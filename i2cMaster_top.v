==> flow/design.v <==
`timescale 1ns/1ns
module AU(clk, reset_n, abit, load_en, AddrIn, detect_pos, iSCL, oSDA);     
    input clk;
    input reset_n;
    input abit;
    input load_en;
    input [7:0] AddrIn;
    input detect_pos;
    input iSCL;
    output  oSDA;   
    reg [7:0] temp;
    always @(posedge clk or negedge reset_n)  begin
        if(!reset_n)
            temp <= 8'b0;
        else   begin
            if(load_en)   
                temp <= AddrIn;    
            else begin
                if(abit & iSCL & !detect_pos )     
                        temp <= {temp[6:0], temp[7]};    
                else
                    temp  <= temp;
            end
        end
    end
    assign oSDA =  temp[7] ;
endmodule
`timescale 1ns/1ns
module BIU(inbar_out, iSCL, oSDA, SDA, iSDA, SCL);
    input inbar_out;
    input iSCL;
    input oSDA;     
    inout SDA;
    output iSDA;   
    output SCL;
   assign iSDA =  SDA;
   assign SDA = (inbar_out) ? oSDA: 1'bz;
   assign SCL = iSCL;    
endmodule
`timescale 1ns/1ns
module CPU_Interface_handler(Addr, DataIn, R_W, En, success, done,  DataOut, en_AU, en_DU, en_go, AU_input, DU_input);
   input [1:0] Addr;
   input [7:0] DataIn;
   input R_W;
   input En;
   input success;
   input done;
   output [7:0] DataOut;
   output en_AU;   
   output en_DU;   
   output en_go;   
   output [7:0] AU_input;   
   output [7:0] DU_input;
   assign AU_input = {DataIn[6:0], 1'b0};
   assign DU_input = DataIn;
   assign en_go = ( (Addr == 2'b10) & DataIn[0] & !R_W & En );
   assign en_AU = ( (Addr == 2'b00) & !R_W & En );
   assign en_DU = ( (Addr == 2'b01) & !R_W & En );
    assign DataOut = {6'b0, success, done};
endmodule
`timescale 1ns/1ns
module ClockDivider(clk, reset_n, busy,  iSCL);      
    input clk;
    input reset_n;
    input busy;
    output iSCL;
    wire qbar;
    DFF_ClockDivider  divider (.clk(clk), .reset_n(reset_n & busy), .en(1'b1), .d(qbar), .q(iSCL), .qbar(qbar) );    
endmodule
`timescale 1ns/1ns
module ControlUnit_FSM( clk, reset_n, go, eight_bit, iSDA, iSCL,  detect_neg, busy, newcount, abit, dbit, done, success , inbar_out,  count_reset );
    input clk;
    input reset_n;
    input go;
    input eight_bit;
    input iSDA;
    input iSCL;
    input detect_neg;
    output busy;
    output newcount;    
    output abit;
    output dbit;
    output done;
    output success;
    output inbar_out;    
    output count_reset;
    reg [2:0] current_state, next_state;
    parameter IDLE_STATE = 3'b000;
    parameter ADDRESS_STATE = 3'b001;
    parameter ACK_ADDR_STATE = 3'b010;
    parameter DATA_STATE = 3'b011;
    parameter ACK_DATA_STATE = 3'b100;
    parameter FAIL_FINISH_STATE = 3'b101;       
    parameter SUCCESS_FINISH_STATE = 3'b110;      
    always@(posedge clk or negedge reset_n)
       if(!reset_n)
            current_state <= IDLE_STATE;    
       else 
            current_state <= next_state;
    always@(go or eight_bit or iSDA or current_state or iSCL) begin
        case (current_state)
            IDLE_STATE:
                if(go) 
                    next_state = ADDRESS_STATE;
                else
                    next_state = IDLE_STATE;
            ADDRESS_STATE:
                if(eight_bit && iSCL)   
                    next_state = ACK_ADDR_STATE;
                else
                    next_state = ADDRESS_STATE;
            ACK_ADDR_STATE:     
                if(iSDA )      
                    next_state = FAIL_FINISH_STATE;
                else 
                    next_state = DATA_STATE;
            DATA_STATE:
                if(eight_bit && iSCL)
                    next_state = ACK_DATA_STATE;
                else
                    next_state = DATA_STATE;
            ACK_DATA_STATE:
                if(iSDA)
                    next_state = FAIL_FINISH_STATE;
                else
                    next_state = SUCCESS_FINISH_STATE;
            FAIL_FINISH_STATE:
                if(go && !detect_neg)
                    next_state = ADDRESS_STATE;  
                else
                    next_state = FAIL_FINISH_STATE;
            SUCCESS_FINISH_STATE:
                 if(go && !detect_neg)
                    next_state = ADDRESS_STATE;  
                else
                    next_state = SUCCESS_FINISH_STATE;
            default: next_state = IDLE_STATE;
        endcase
    end
    assign busy = ( (current_state == IDLE_STATE) || (current_state == FAIL_FINISH_STATE) || (current_state == SUCCESS_FINISH_STATE) ) ? 0: 1;
    assign newcount = ((current_state == DATA_STATE) || (current_state == ADDRESS_STATE));    
    assign abit = (current_state == ADDRESS_STATE);
    assign dbit = (current_state == DATA_STATE) ;
    assign done = ((current_state == FAIL_FINISH_STATE) || (current_state == SUCCESS_FINISH_STATE) );   
    assign success = (current_state == SUCCESS_FINISH_STATE) ;    
    assign inbar_out = ((current_state == ACK_ADDR_STATE) || (current_state == ACK_DATA_STATE)) ? 0:1;    
   assign count_reset = (current_state == ACK_ADDR_STATE || current_state == ACK_DATA_STATE) ? 0 :1;   
endmodule
`timescale 1ns/1ns
module DFF_ClockDivider(clk, reset_n, en, d, q, qbar);
    input clk;
    input reset_n;
    input en;
    input d;
    output reg q;
    output qbar;
    always@(posedge clk or negedge reset_n)
        if(reset_n) begin 
            if(en)
                q <= d;
            else
                q<= q;     
        end 
        else q <= 1'b1;     
    assign qbar = ~q; 
endmodule
`timescale 1ns/1ns
module DU(clk, reset_n, dbit, load_en, data, iSCL, oSDA );
    input clk;
    input reset_n;
    input dbit;
    input load_en;
    input [7:0] data;
    input iSCL;
    output oSDA;
    reg [7:0] temp;
    always@(posedge clk or negedge reset_n) begin
        if(!reset_n)
            temp <= 8'b0;
        else   begin
            if(load_en)    
                temp <= data;    
            else begin
                if(dbit & iSCL)      
                    temp <= {temp[6:0], temp[7]};    
                else
                    temp  <= temp;
            end
        end
    end
    assign oSDA = temp[7];
endmodule
`timescale 1ns/1ns
module EdgeDetector(clk, reset_n, signal, detect_pos, detect_neg, detect_edge);
    input clk;
    input reset_n;
    input signal;
    output  detect_pos;
    output detect_neg;
    output detect_edge;
    reg sig;
    wire detect_edge_temp;
    always@(posedge clk or negedge reset_n) begin
        if(!reset_n)
            sig <= 1'b0;
        else
            sig <= signal;
    end
    assign detect_edge_temp = (signal  ^ sig);
    assign detect_pos =  detect_edge & signal;
    assign detect_neg = detect_edge & sig;
    assign detect_edge = detect_edge_temp;
endmodule
`timescale 1ns/1ns
module SSU ( Mclk, reset_n, busy, detect_pos, detect_neg,  iSCL );
    input Mclk;     
    input reset_n;
    input busy;
    input detect_pos;
   input detect_neg;
    output iSCL;
    wire temp_iSCL;
    ClockDivider my_divider (.clk(Mclk), .reset_n(reset_n), .busy(busy),  .iSCL(temp_iSCL) );
    assign iSCL = (!busy) ? 1'b1 : temp_iSCL;    
endmodule
`timescale 1ns/1ns
module Up_Counter(clk, reset_n, en, eight_bits);
    input clk;
    input reset_n;
    input en;
    output eight_bits;
     reg[3:0] cycle_count;
    always@(posedge clk or negedge reset_n) begin
         if(!reset_n)
            cycle_count <= 0;
        else
            if(en)
                cycle_count <= cycle_count + 1;
            else
                cycle_count <= cycle_count;
    end
    assign eight_bits = (cycle_count == 4'b1000) ? 1 : 0;  
endmodule
`timescale 1ns/1ns
module i2cMaster_top (clk, reset_n, Addr, DataIn, R_W, En, SDA, SCL, DataOut);     
    input clk;
    input reset_n;
    input [1:0] Addr;     
    input [7:0] DataIn;   
    input R_W;    
    input En;   
    inout SDA;   
    output SCL;   
    output [7:0] DataOut;
    wire done;
    wire success; 
    wire busy;
    wire newcount;
    wire abit;
    wire dbit; 
    wire inbar_out;          
    wire en_AU;
    wire en_DU;
    wire en_go;
    wire [7:0] AU_input;
    wire [7:0] DU_input;
    wire iSCL;   
    wire iSDA;  
    wire eight_bit;   
    wire detect_pos;
    wire detect_neg;
    wire detect_edge;
    wire  mux_oSDA;   
    wire AU_oSDA;
    wire DU_oSDA;
    wire count_reset;
    BIU Bus_Interface_Unit (.inbar_out(inbar_out), .iSCL(iSCL), .oSDA(mux_oSDA), .SDA(SDA), .iSDA(iSDA), .SCL(SCL));   
    CPU_Interface_handler  CPU (.Addr(Addr), .DataIn(DataIn), .R_W(R_W), .En(En),  .success(success), .done(done),  .DataOut(DataOut), .en_AU(en_AU), .en_DU(en_DU), .en_go(en_go), .AU_input(AU_input), .DU_input(DU_input) );
    AU  Address_Unit (.clk(clk), .reset_n(reset_n), .abit(abit), .load_en(en_AU & !busy), .AddrIn(AU_input), .detect_pos(detect_pos), .iSCL(iSCL),  .oSDA(AU_oSDA) );
    DU  Data_Unit (.clk(clk), .reset_n(reset_n), .dbit(dbit), .load_en(en_DU & !busy), .data(DU_input), .iSCL(iSCL), .oSDA(DU_oSDA) );
    SSU Start_Stop_Unit ( .Mclk(clk), .reset_n(reset_n), .busy(busy), .detect_pos(detect_pos), .detect_neg(detect_neg),   .iSCL(iSCL) );
    Up_Counter  Master_count (.clk(clk), .reset_n(reset_n & count_reset), .en(iSCL & newcount), .eight_bits(eight_bit));
    ControlUnit_FSM   Master_controlUnit ( .clk(clk), .reset_n(reset_n), .go(en_go), .eight_bit(eight_bit), .iSDA(iSDA), .iSCL(iSCL), .detect_neg(detect_neg),  .busy(busy), .newcount(newcount), .abit(abit), .dbit(dbit), 
                                            .done(done), .success(success) , .inbar_out(inbar_out) ,  .count_reset(count_reset));
    EdgeDetector    my_detector (.clk(clk), .reset_n(reset_n), .signal(busy), .detect_pos(detect_pos), .detect_neg(detect_neg), .detect_edge(detect_edge) ); 
    assign  mux_oSDA = (detect_edge) ? 1'b0 : (abit) ? AU_oSDA : (dbit) ? DU_oSDA : 1'b1;   
endmodule
==> From RTL to reports: i2cMaster_top <==
The steps from the RTL of i2cMaster_top to its reports follow in flow order.
Line numbers count from 1 in the design file above.
Operators: Yosys type, input widths -> output width; for muxes data width and select width s.
Library cell names are shortened.
{ "design": {"design": "i2cMaster_top", "clock": "clk", "library": "sky130hd", "corner": "tt_025C_1v80"} }

==> Elaborated design <==
Counts by Yosys on the flattened word-level netlist (proc, flatten, opt, wreduce; memories kept). Register bits leave out memories and registers merged into their read ports (data or address). Print and check cells are left out. Cells with the same type and inputs are merged into one.
{ "bits": {"reg_bits": 25} }
{ "op_classes": {"n_addsub": 1, "eq_ne": 9, "n_mux": 20, "logic": 19, "reduce_logical": 15} }
{ "op_table": {"columns": ["operator", "n"], "rows": [
  ["$mux 8", 4],
  ["$pmux 3 s7", 1],
  ["$and 1x1->1", 17],
  ["$mux 3", 4],
  ["$eq 3x3->1 const B", 3],
  ["$mux 1", 9],
  ["$eq 3x2->1 const B", 2],
  ["$logic_or 1x1->1", 5],
  ["$logic_not 1->1", 4],
  ["$reduce_bool 2->1", 2],
  ["$add 4x1->4 const B", 1],
  ["$eq 4x4->1 const B", 1],
  ["$mux 2", 2],
  ["$eq 3x1->1 const B", 1],
  ["$logic_not 3->1", 1],
  ["$logic_and 1x1->1", 2],
  ["$eq 2x1->1 const B", 1],
  ["$eq 2x2->1 const B", 1],
  ["$logic_not 2->1", 1],
  ["$xor 1x1->1", 1],
  ["$not 1->1", 1]
]} }

==> Depth <==
Yosys ltp: most cells in a row. Word level: on the elaborated netlist, between registers, memories and ports. Mapped: between sequential cells and ports; inverters and the memories' decode and read muxes count.
{ "depth": {"word_depth": 10, "abc_area": 1, "ltp_mapped": 11, "mapped_depth_nobuf": 9} }

==> After synthesis <==
Yosys stat after the flow's synthesis: flattened, memories mapped to cells. It holds for the ABC_AREA given above (unset counts as 0); a run with the other value may have another netlist.
{ "by_type": {"columns": ["type", "n", "type_area_um2"], "rows": [
  ["dfrtp_1", 27, 675.648],
  ["nand2_1", 79, 296.534],
  ["nand3_1", 26, 130.125],
  ["inv_1", 17, 63.811],
  ["buf_4", 8, 60.058],
  ["dfstp_2", 2, 52.55],
  ["ha_1", 4, 50.048],
  ["nand2_4", 3, 33.782],
  ["nor2_1", 7, 26.275],
  ["o21ai_0", 5, 25.024],
  ["buf_6", 2, 22.522],
  ["nor2_4", 2, 22.522],
  ["nand2_8", 1, 20.019],
  ["nand3_2", 2, 20.019],
  ["nor2_8", 1, 20.019],
  ["nand2_2", 3, 18.768],
  ["xor2_1", 2, 17.517],
  ["a21o_1", 2, 15.014]
]} }
Other cell types: 7; their cells: 9.
{ "mapped": {"cells": 202, "yosys_area_um2": 1629.1, "seqArea_um2": 728.2, "ff_cells": 29, "buffers": 11} }

==> Timing after synthesis <==
OpenSTA on the mapped netlist: ideal clock, no wires. The path of least setup slack (recovery checks aside). Input and output delay are each 20% of the period. Register names are those of the netlist, which keeps one name where synthesis merged equal registers.
{ "synth_timing": {"kind": "register -> output", "start": "reg Master_controlUnit.current_state", "end": "out SDA", "clock_period_ns": 3.27, "launch_ns": 0.000, "arrival_ns": 1.395, "required_ns": 2.616, "setup_slack_ns": 1.221, "path_delay_ns": 1.395, "path_stages": 8, "n_path_buf": 2, "synth_period_reached_ns": 2.049} }
"path_delay_ns" is the arrival time less input delay plus setup time.
At an output port there is no setup time.
"path_stages" counts driving pins, that of a launching flip-flop among them; a cell with two outputs on the path counts twice.
"synth_period_reached_ns" is the clock period less the worst setup slack; recovery checks do not enter. This is arithmetic on one report: input and output delays are still those of the set period (20% each).
Where an end lacks its bit number, it is one bit of the signal, or one of the new flip-flops if synthesis recoded a state register.
The rows between start and end are the longest chain of elaborated cells between them; the timing report does not say that the signal goes this way. Where chains are equally long, one stands for them.
Each line given opens the expression or statement behind the cell; cells for indexed reads and writes are added by Yosys, which also makes memories of some case tables.
{ "synth_via": {"path_cell_list": "dfrtp_1 > nor2_4 > nand2_4 > buf_6 > buf_6 > ha_1 > o21ai_0 > nor2_1", "elab_chain_cells": 7, "cells_between": 17} }
{ "synth_rtl": {"columns": ["item", "line", "text"], "rows": [
  ["start, declared", 87, "reg [2:0] current_state, next_state;"],
  ["start, assigned", 97, "current_state <= IDLE_STATE;"],
  ["start, assigned", 99, "current_state <= next_state;"],
  ["$logic_not 3->1", 140, "assign busy = ( (current_state == IDLE_STATE) || (current_state == FAIL_FINISH_STATE) || (current_state == SUC ..."],
  ["$logic_or 1x1->1 x2", 140, null],
  ["$mux 1", 140, null],
  ["$xor 1x1->1", 209, "assign detect_edge_temp = (signal  ^ sig);"],
  ["$mux 1", 286, "assign  mux_oSDA = (detect_edge) ? 1'b0 : (abit) ? AU_oSDA : (dbit) ? DU_oSDA : 1'b1;"],
  ["$mux 1", 37, "assign SDA = (inbar_out) ? oSDA: 1'bz;"],
  ["end, declared", 252, "inout SDA;"]
]} }

==> Path in the finished layout <==
Path of least setup slack in the final report of stored run 1 (OpenROAD, finished layout, wires in). Where an end is a register, its clock arrival counts in the times.
{ "layout_timing": {"kind": "register -> output", "start": "reg Master_controlUnit.current_state", "end": "out SDA", "clock_period_ns": 2.33, "launch_ns": 0.29, "arrival_ns": 1.57, "required_ns": 1.86, "setup_slack_ns": 0.29, "path_stages": 8, "n_path_buf": 2} }
Where an end lacks its bit number, it is one bit of the signal, or one of the new flip-flops if synthesis recoded a state register.
The rows between start and end are the longest chain of elaborated cells between them; the timing report does not say that the signal goes this way. Where chains are equally long, one stands for them.
{ "layout_via": {"path_cell_list": "dfrtp_1 > nor2_4 > nand2_4 > buf_8 > buf_8 > ha_4 > o21ai_2 > nor2_2", "elab_chain_cells": 7, "cells_between": 17} }
{ "layout_rtl": {"columns": ["item", "line", "text"], "rows": [
  ["start, declared", 87, "reg [2:0] current_state, next_state;"],
  ["start, assigned", 97, "current_state <= IDLE_STATE;"],
  ["start, assigned", 99, "current_state <= next_state;"],
  ["$logic_not 3->1", 140, "assign busy = ( (current_state == IDLE_STATE) || (current_state == FAIL_FINISH_STATE) || (current_state == SUC ..."],
  ["$logic_or 1x1->1 x2", 140, null],
  ["$mux 1", 140, null],
  ["$xor 1x1->1", 209, "assign detect_edge_temp = (signal  ^ sig);"],
  ["$mux 1", 286, "assign  mux_oSDA = (detect_edge) ? 1'b0 : (abit) ? AU_oSDA : (dbit) ? DU_oSDA : 1'b1;"],
  ["$mux 1", 37, "assign SDA = (inbar_out) ? oSDA: 1'bz;"],
  ["end, declared", 252, "inout SDA;"]
]} }

Appendix: measured runs

Flow measurements of i2cMaster_top on sky130hd: 2 stored runs with different settings, listed in no order. Input and output delays are each 20% of the period that was set; the output load is 0.01 pF.
"total power of the final layout" is the tool's figure for a default switching activity; nothing was simulated.

==> stored run 1: settings <==
{ "period_ns": 2.33, "CORE_UTILIZATION": 39, "SETUP_SLACK_MARGIN": 0.48, "PLACE_DENSITY_LB_ADDON": 0.3, "CORE_MARGIN": 4, "CELL_PAD_IN_SITES_GLOBAL_PLACEMENT": 2, "ABC_AREA": 1, "GPL_TIMING_DRIVEN": 0, "GPL_ROUTABILITY_DRIVEN": 0, "CTS_CLUSTER_DIAMETER": 128, "CAP_MARGIN": 20, "SLEW_MARGIN": 20 }
==> stored run 1: results <==
total power of the final layout: 2.354 mW
full die area: 5,275.1 um^2
worst setup slack after layout: 0.290 ns
post-route utilization: 51.3 %
cell area after synthesis: 1,629.1 um^2

==> stored run 2: settings <==
{ "period_ns": 2.78, "CORE_UTILIZATION": 19, "SETUP_SLACK_MARGIN": 0.4, "PLACE_DENSITY_LB_ADDON": 0.15, "TNS_END_PERCENT": 85, "ABC_AREA": 1, "GPL_TIMING_DRIVEN": 1, "MIN_ROUTING_LAYER": "met1", "MAX_ROUTING_LAYER": "met5", "CAP_MARGIN": 20, "CORE_MARGIN": 2, "SLEW_MARGIN": 20 }
==> stored run 2: results <==
worst setup slack after layout: 0.540 ns
full die area: 9,330.6 um^2
cell area after synthesis: 1,629.1 um^2
post-route utilization: 23.6 %
total power of the final layout: 1.739 mW
